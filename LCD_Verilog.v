==> flow/design.v <==
module LCD_DISPLAY(clk, lcd_e, lcd_rs, data);
input clk;
output reg lcd_e, lcd_rs;
output reg [7:0] data;
integer i = 0;
integer j = 1;
reg [7:0] Datas [1:25];
always @(posedge clk) begin
Datas[1]   =  8'h38;   	 
Datas[2]   =  8'h0C;   	 
Datas[3]   =  8'h06;   	 
Datas[4]   =  8'h01;   	 
Datas[5]   =  8'h80;   	 
Datas[6]   =  8'h46;   	 
Datas[7]   =  8'h50;   	 
Datas[8]   =  8'h47;   	 
Datas[9]   =  8'h41;   	 
Datas[10]  =  8'h73;   	 
Datas[11]  =  8'h20;   	 
Datas[12]  =  8'h61;   	 
Datas[13]  =  8'h72;   	 
Datas[14]  =  8'h65;   	 
Datas[15]  =  8'h20;   	 
Datas[16]  =  8'h66;   	 
Datas[17]  =  8'h75;   	 
Datas[18]  =  8'h6E;   	 
Datas[19]  =  8'h21;   	 
Datas[20]  =  8'h21;   	 
Datas[21]  =  8'h21;   	 
Datas[22]  =  8'hC0;   	 
Datas[23]  =  8'h3A;   	 
Datas[24]  =  8'h2D;   	 
Datas[25]  =  8'h29;   	 
end		
always @(posedge clk) begin
  if (i <= 1000000) begin
  i = i + 1; lcd_e = 1;
  data = Datas[j];
  end
  else if (i > 1000000 & i < 2000000) begin
  i = i + 1; lcd_e = 0;
  end
  else if (i == 2000000) begin
  j = j + 1; i = 0;
  end
  else i = 0;
  if (j <= 5 ) lcd_rs = 0;  
  else if (j > 5 & j< 22) lcd_rs = 1;   
  else if (j == 22) lcd_rs = 0;
  else if (j > 22) begin 
  lcd_rs = 1; j = 5;
  end
 end
endmodule
# [Reports on LCD_DISPLAY]
# The steps from the RTL of LCD_DISPLAY to its reports follow in flow order.
# Line numbers count from 1 in the design file above.
# Library cell names are shortened.
# The mark n/a stands for no value.
[design] top_module="LCD_DISPLAY" clk_port="clk" cell_library="sky130hd" corner="tt_025C_1v80"

# [Word level]
# Source: Yosys, flattened and elaborated. Widths are those after wreduce. Registers that Yosys merges into a memory's read port (data or address) are not register bits. Print and check cells do not count. Equal cells are merged and count once.
[bits] regBits=74 in_bits=1 out_inout_bits=10 elab_cells=60
[op_classes] n_addsub=2 cmp=7 equal=27 n_mux=13 n_logic=2 reduce_logical=4
[ops] cell="32-bit two-way mux" count=9
[ops] cell="8-bit parallel mux with 23-bit select" count=1
[ops] cell="32-bit by 2-bit adder with 32-bit output (second input constant)" count=2
[ops] cell="5-bit equality test (second input constant)" count=10
[ops] cell="5-bit by 4-bit equality test with 1-bit output (second input constant)" count=8
[ops] cell="32-bit by 21-bit greater-than comparator with 1-bit output (second input constant)" count=1
[ops] cell="32-bit by 21-bit less-or-equal comparator with 1-bit output (second input constant)" count=1
[ops] cell="32-bit by 22-bit < comparator with 1-bit output (second input constant)" count=1
[ops] cell="32-bit by 22-bit equality test with 1-bit output (second input constant)" count=1
[ops] cell="32-bit by 4-bit greater-than comparator with 1-bit output (second input constant)" count=1
[ops] cell="32-bit by 4-bit less-or-equal comparator with 1-bit output (second input constant)" count=1
[ops] cell="32-bit by 6-bit greater-than comparator with 1-bit output (second input constant)" count=1
[ops] cell="32-bit by 6-bit < comparator with 1-bit output (second input constant)" count=1
[ops] cell="32-bit by 6-bit equality test with 1-bit output (second input constant)" count=1
[ops] cell="5-bit by 3-bit equality test with 1-bit output (second input constant)" count=4
[ops] cell="5-bit by 2-bit equality test with 1-bit output (second input constant)" count=2
[ops] cell="5-bit by 1-bit equality test with 1-bit output (second input constant)" count=1
[ops] cell="5-bit logical NOT" count=1
[ops] cell="3-bit nonzero test" count=1
[ops] cell="3-bit OR reduction" count=1
[ops] cell="1-bit two-way mux" count=3
[ops] cell="1-bit bitwise AND" count=2
[ops] cell="2-bit OR reduction" count=1

# [Longest topological paths]
# Longest topological path by Yosys (ltp), each cell counted once; first at word level (registers and memories cut), then after technology mapping (sequential cells cut; the memories' decode and read muxes count).
[depth] ltp_word=9 abc_area=0 depth_mapped=13

# [Mapped cells and area]
# Yosys stat after the flow's synthesis: flattened, memories mapped to cells. It holds for the ABC_AREA given above (unset counts as 0); a run with the other value may have another netlist.
# The area totals of this step are shown rounded.
[by_type] type="dfxtp_1" count=66
[by_type] type="nor2_1" count=77
[by_type] type="xnor2_1" count=28
[by_type] type="edfxtp_1" count=8
[by_type] type="xor2_1" count=23
[by_type] type="nand4_1" count=28
[by_type] type="a21oi_2" count=19
[by_type] type="nand2_1" count=42
[by_type] type="a21oi_1" count=27
[by_type] type="nand3_1" count=26
[by_type] type="and3_1" count=17
[by_type] type="o21ai_0" count=20
[by_type] type="or3_1" count=16
[by_type] type="clkbuf_1" count=25
[by_type] type="ha_1" count=7
[by_type] type="nor3_1" count=16
[by_type] type="nor4_1" count=11
[by_type] type="mux2i_1" count=6
# Other cell types: 43; their cells: 99.
[mapped] mapped_cells=561 synth_area_mm2=0.00451 sequential_area_mm2=0.00156 ff_cells=74

# [Worst setup path after synthesis]
# Source: OpenSTA report_checks on the synthesized netlist (no wires, ideal clock, input and output delay 20% of the period each), path of least setup slack; recovery checks are left aside. Register names are those of the netlist, which keeps one name where synthesis merged equal registers.
[synth_path] path_kind="reg2reg" startpoint="reg i[14]" endpoint="reg lcd_rs" tclk_ns=3.46 t_first_pin_ns=0.000 arrival_ns=3.325 slack_ns=0.015 delay_ns=3.445 path_stages=10 path_buffers=1 synth_period_reached_ns=3.445
# "delay_ns" is the arrival time less input delay plus setup time.
# "path_stages": output pins that drive a net of the path, with the launching flip-flop's if there is one; two outputs of one cell count as two.
# "synth_period_reached_ns" is the clock period less the worst setup slack; recovery checks do not enter. This is arithmetic on one report: input and output delays are still those of the set period (20% each).
# Between the ends stands the longest chain of elaborated cells between them, by number of cells; it is not shown to be the way that was timed. Of several equally long chains one is given.
# Each line given opens the expression or statement behind the cell; cells for indexed reads and writes are added by Yosys, which also makes memories of some case tables.
# At most two assigning lines are given for a register; there are more.
[synth_via] cell_sequence="dfxtp_1 > or4_4 > or4_1 > or4_1 > buf_2 > o31a_1 > or3_4 > nor4b_4 > nand3_2 > o31a_1" elab_chain_cells=8 cone_cells=18 lines_between=7
[synth_lines] element="from (decl)" line=5 text="integer i = 0;"
[synth_lines] element="from (assign)" line=37 text="i = i + 1; lcd_e = 1;"
[synth_lines] element="from (assign)" line=41 text="i = i + 1; lcd_e = 0;"
[synth_lines] element="32-bit by 21-bit greater-than comparator with 1-bit output" line=40 text="else if (i > 1000000 & i < 2000000) begin"
[synth_lines] element="1-bit bitwise AND" line=40
[synth_lines] element="32-bit two-way mux" line=40
[synth_lines] element="32-bit two-way mux" line=36 text="if (i <= 1000000) begin"
[synth_lines] element="32-bit by 6-bit greater-than comparator with 1-bit output" line=50 text="else if (j > 22) begin"
[synth_lines] element="1-bit two-way mux" line=50
[synth_lines] element="1-bit two-way mux" line=49 text="else if (j == 22) lcd_rs = 0;"
[synth_lines] element="1-bit two-way mux" line=48 text="else if (j > 5 & j< 22) lcd_rs = 1;"
[synth_lines] element="to (assign)" line=47 text="if (j <= 5 ) lcd_rs = 0;"
[synth_lines] element="to (assign)" line=48
[synth_lines] element="to (decl)" line=3 text="output reg lcd_e, lcd_rs;"

# [Timing after layout]
# Path of least setup slack in the final report of job 1 (OpenROAD, finished layout, wires in). Where an end is a register, its clock arrival counts in the times.
[layout_path] path_kind="reg2reg" startpoint="reg i[14]" endpoint="reg lcd_rs" tclk_ns=2.26 t_first_pin_ns=0.33 arrival_ns=3.56 slack_ns=-1.07 path_stages=9 path_buffers=0
# Between the ends stands the longest chain of elaborated cells between them, by number of cells; it is not shown to be the way that was timed. Of several equally long chains one is given.
# At most two assigning lines are given for a register; there are more.
[layout_via] cell_sequence="dfxtp_4 > or4_4 > or4_4 > or4_4 > o31a_1 > or3_4 > nor4b_4 > nand3_2 > o31a_1" elab_chain_cells=8 cone_cells=18 lines_between=7
[layout_lines] element="from (decl)" line=5 text="integer i = 0;"
[layout_lines] element="from (assign)" line=37 text="i = i + 1; lcd_e = 1;"
[layout_lines] element="from (assign)" line=41 text="i = i + 1; lcd_e = 0;"
[layout_lines] element="32-bit by 21-bit greater-than comparator with 1-bit output" line=40 text="else if (i > 1000000 & i < 2000000) begin"
[layout_lines] element="1-bit bitwise AND" line=40
[layout_lines] element="32-bit two-way mux" line=40
[layout_lines] element="32-bit two-way mux" line=36 text="if (i <= 1000000) begin"
[layout_lines] element="32-bit by 6-bit greater-than comparator with 1-bit output" line=50 text="else if (j > 22) begin"
[layout_lines] element="1-bit two-way mux" line=50
[layout_lines] element="1-bit two-way mux" line=49 text="else if (j == 22) lcd_rs = 0;"
[layout_lines] element="1-bit two-way mux" line=48 text="else if (j > 5 & j< 22) lcd_rs = 1;"
[layout_lines] element="to (assign)" line=47 text="if (j <= 5 ) lcd_rs = 0;"
[layout_lines] element="to (assign)" line=48
[layout_lines] element="to (decl)" line=3 text="output reg lcd_e, lcd_rs;"

FLOW RESULTS
============

Top module LCD_DISPLAY; platform sky130hd; tools Yosys and OpenROAD; 2 stored runs in no particular order. Input and output delays are each 20% of the period that was set; the output load is 0.01 pF.
"achievedPeriod_ns" = clock period - worst setup slack. The figure is calculated, with input and output delays left at 20% of the set period.
By "critical_path_time_ns" is meant the share of the clock period that the worst setup path is allowed (20% is reserved at inputs, 20% at outputs), minus its slack. Clock arrival times at its registers enter into it.
"power_w" rests on the timing tool's default activity at the inputs, not on a simulated workload.
Measured values are rounded.

[flow] job 1: files
==> flow/run.sh <==
#!/bin/bash
# the make line also repeats the synthesis and layout settings of config.mk as NAME=value (left out here)
make -C /OpenROAD-flow-scripts/flow DESIGN_CONFIG=/design/flow/config.mk WORK_HOME=/design/flow/orfs CLKGATE_MAP_FILE= finish
==> flow/config.mk <==
export PLATFORM = sky130hd
export DESIGN_NAME = LCD_DISPLAY
export DESIGN_NICKNAME = LCD_DISPLAY
export VERILOG_FILES = /design/flow/design.v
export SDC_FILE = /design/flow/constraint.sdc
export NUM_CORES = 4
export LEC_CHECK = 0
export CAP_MARGIN = 20
export CORE_ASPECT_RATIO = 1.53
export CORE_MARGIN = 9
export CORE_UTILIZATION = 34
export CTS_CLUSTER_SIZE = 81
export GPL_ROUTABILITY_DRIVEN = 1
export GPL_TIMING_DRIVEN = 0
export HOLD_SLACK_MARGIN = -0.04
export MAX_ROUTING_LAYER = met5
export PLACE_DENSITY_LB_ADDON = 0.26
export SLEW_MARGIN = 20
==> flow/constraint.sdc <==
create_clock -name core_clock -period 2.26 [get_ports {clk}]
set_input_delay 0.4520 -clock core_clock [delete_from_list [all_inputs] [get_ports {clk}]]
set_output_delay 0.4520 -clock core_clock [all_outputs]
set_load 0.01 [all_outputs]

[flow] job 1: metrics
[metrics] stdcell_area_mm2 = 0.00562
[metrics] yosys.chip_area_mm2 = 0.00451
[metrics] setup_tns_ns = -32.0
[metrics] power_w = 0.00279
[metrics] design.die.area_mm2 = 0.0178
[metrics] fin_util_pct = 43.6
[metrics] critical_path_time_ns = 3.33
[metrics] critical_path_type = reg2reg
[metrics] timing.setup.ws_ns = -1.07
[metrics] timing.hold.ws_ns = 0.460
[metrics] achievedPeriod_ns = 3.334

[flow] job 2: files
==> flow/run.sh <==
#!/bin/bash
# the make line also repeats the synthesis and layout settings of config.mk as NAME=value (left out here)
make -C /OpenROAD-flow-scripts/flow DESIGN_CONFIG=/design/flow/config.mk WORK_HOME=/design/flow/orfs CLKGATE_MAP_FILE= finish
==> flow/config.mk <==
export PLATFORM = sky130hd
export DESIGN_NAME = LCD_DISPLAY
export DESIGN_NICKNAME = LCD_DISPLAY
export VERILOG_FILES = /design/flow/design.v
export SDC_FILE = /design/flow/constraint.sdc
export NUM_CORES = 4
export LEC_CHECK = 0
export ABC_AREA = 1
export CAP_MARGIN = 20
export CELL_PAD_IN_SITES_GLOBAL_PLACEMENT = 0
export CORE_ASPECT_RATIO = 1.62
export CORE_MARGIN = 6
export CORE_UTILIZATION = 37
export PLACE_DENSITY_LB_ADDON = 0.06
export SLEW_MARGIN = 25
==> flow/constraint.sdc <==
create_clock -name core_clock -period 2.6 [get_ports {clk}]
set_input_delay 0.5200 -clock core_clock [delete_from_list [all_inputs] [get_ports {clk}]]
set_output_delay 0.5200 -clock core_clock [all_outputs]
set_load 0.01 [all_outputs]

[flow] job 2: metrics
[metrics] achievedPeriod_ns = 2.473
[metrics] design.die.area_mm2 = 0.0165
[metrics] power_w = 0.00253
[metrics] stdcell_area_mm2 = 0.00607
[metrics] fin_util_pct = 46.4
[metrics] timing.setup.ws_ns = 0.127
[metrics] setup_tns_ns = 0.000
[metrics] yosys.chip_area_mm2 = 0.00498
[metrics] timing.hold.ws_ns = 0.438
[metrics] critical_path_time_ns = 2.47
[metrics] critical_path_type = reg2reg
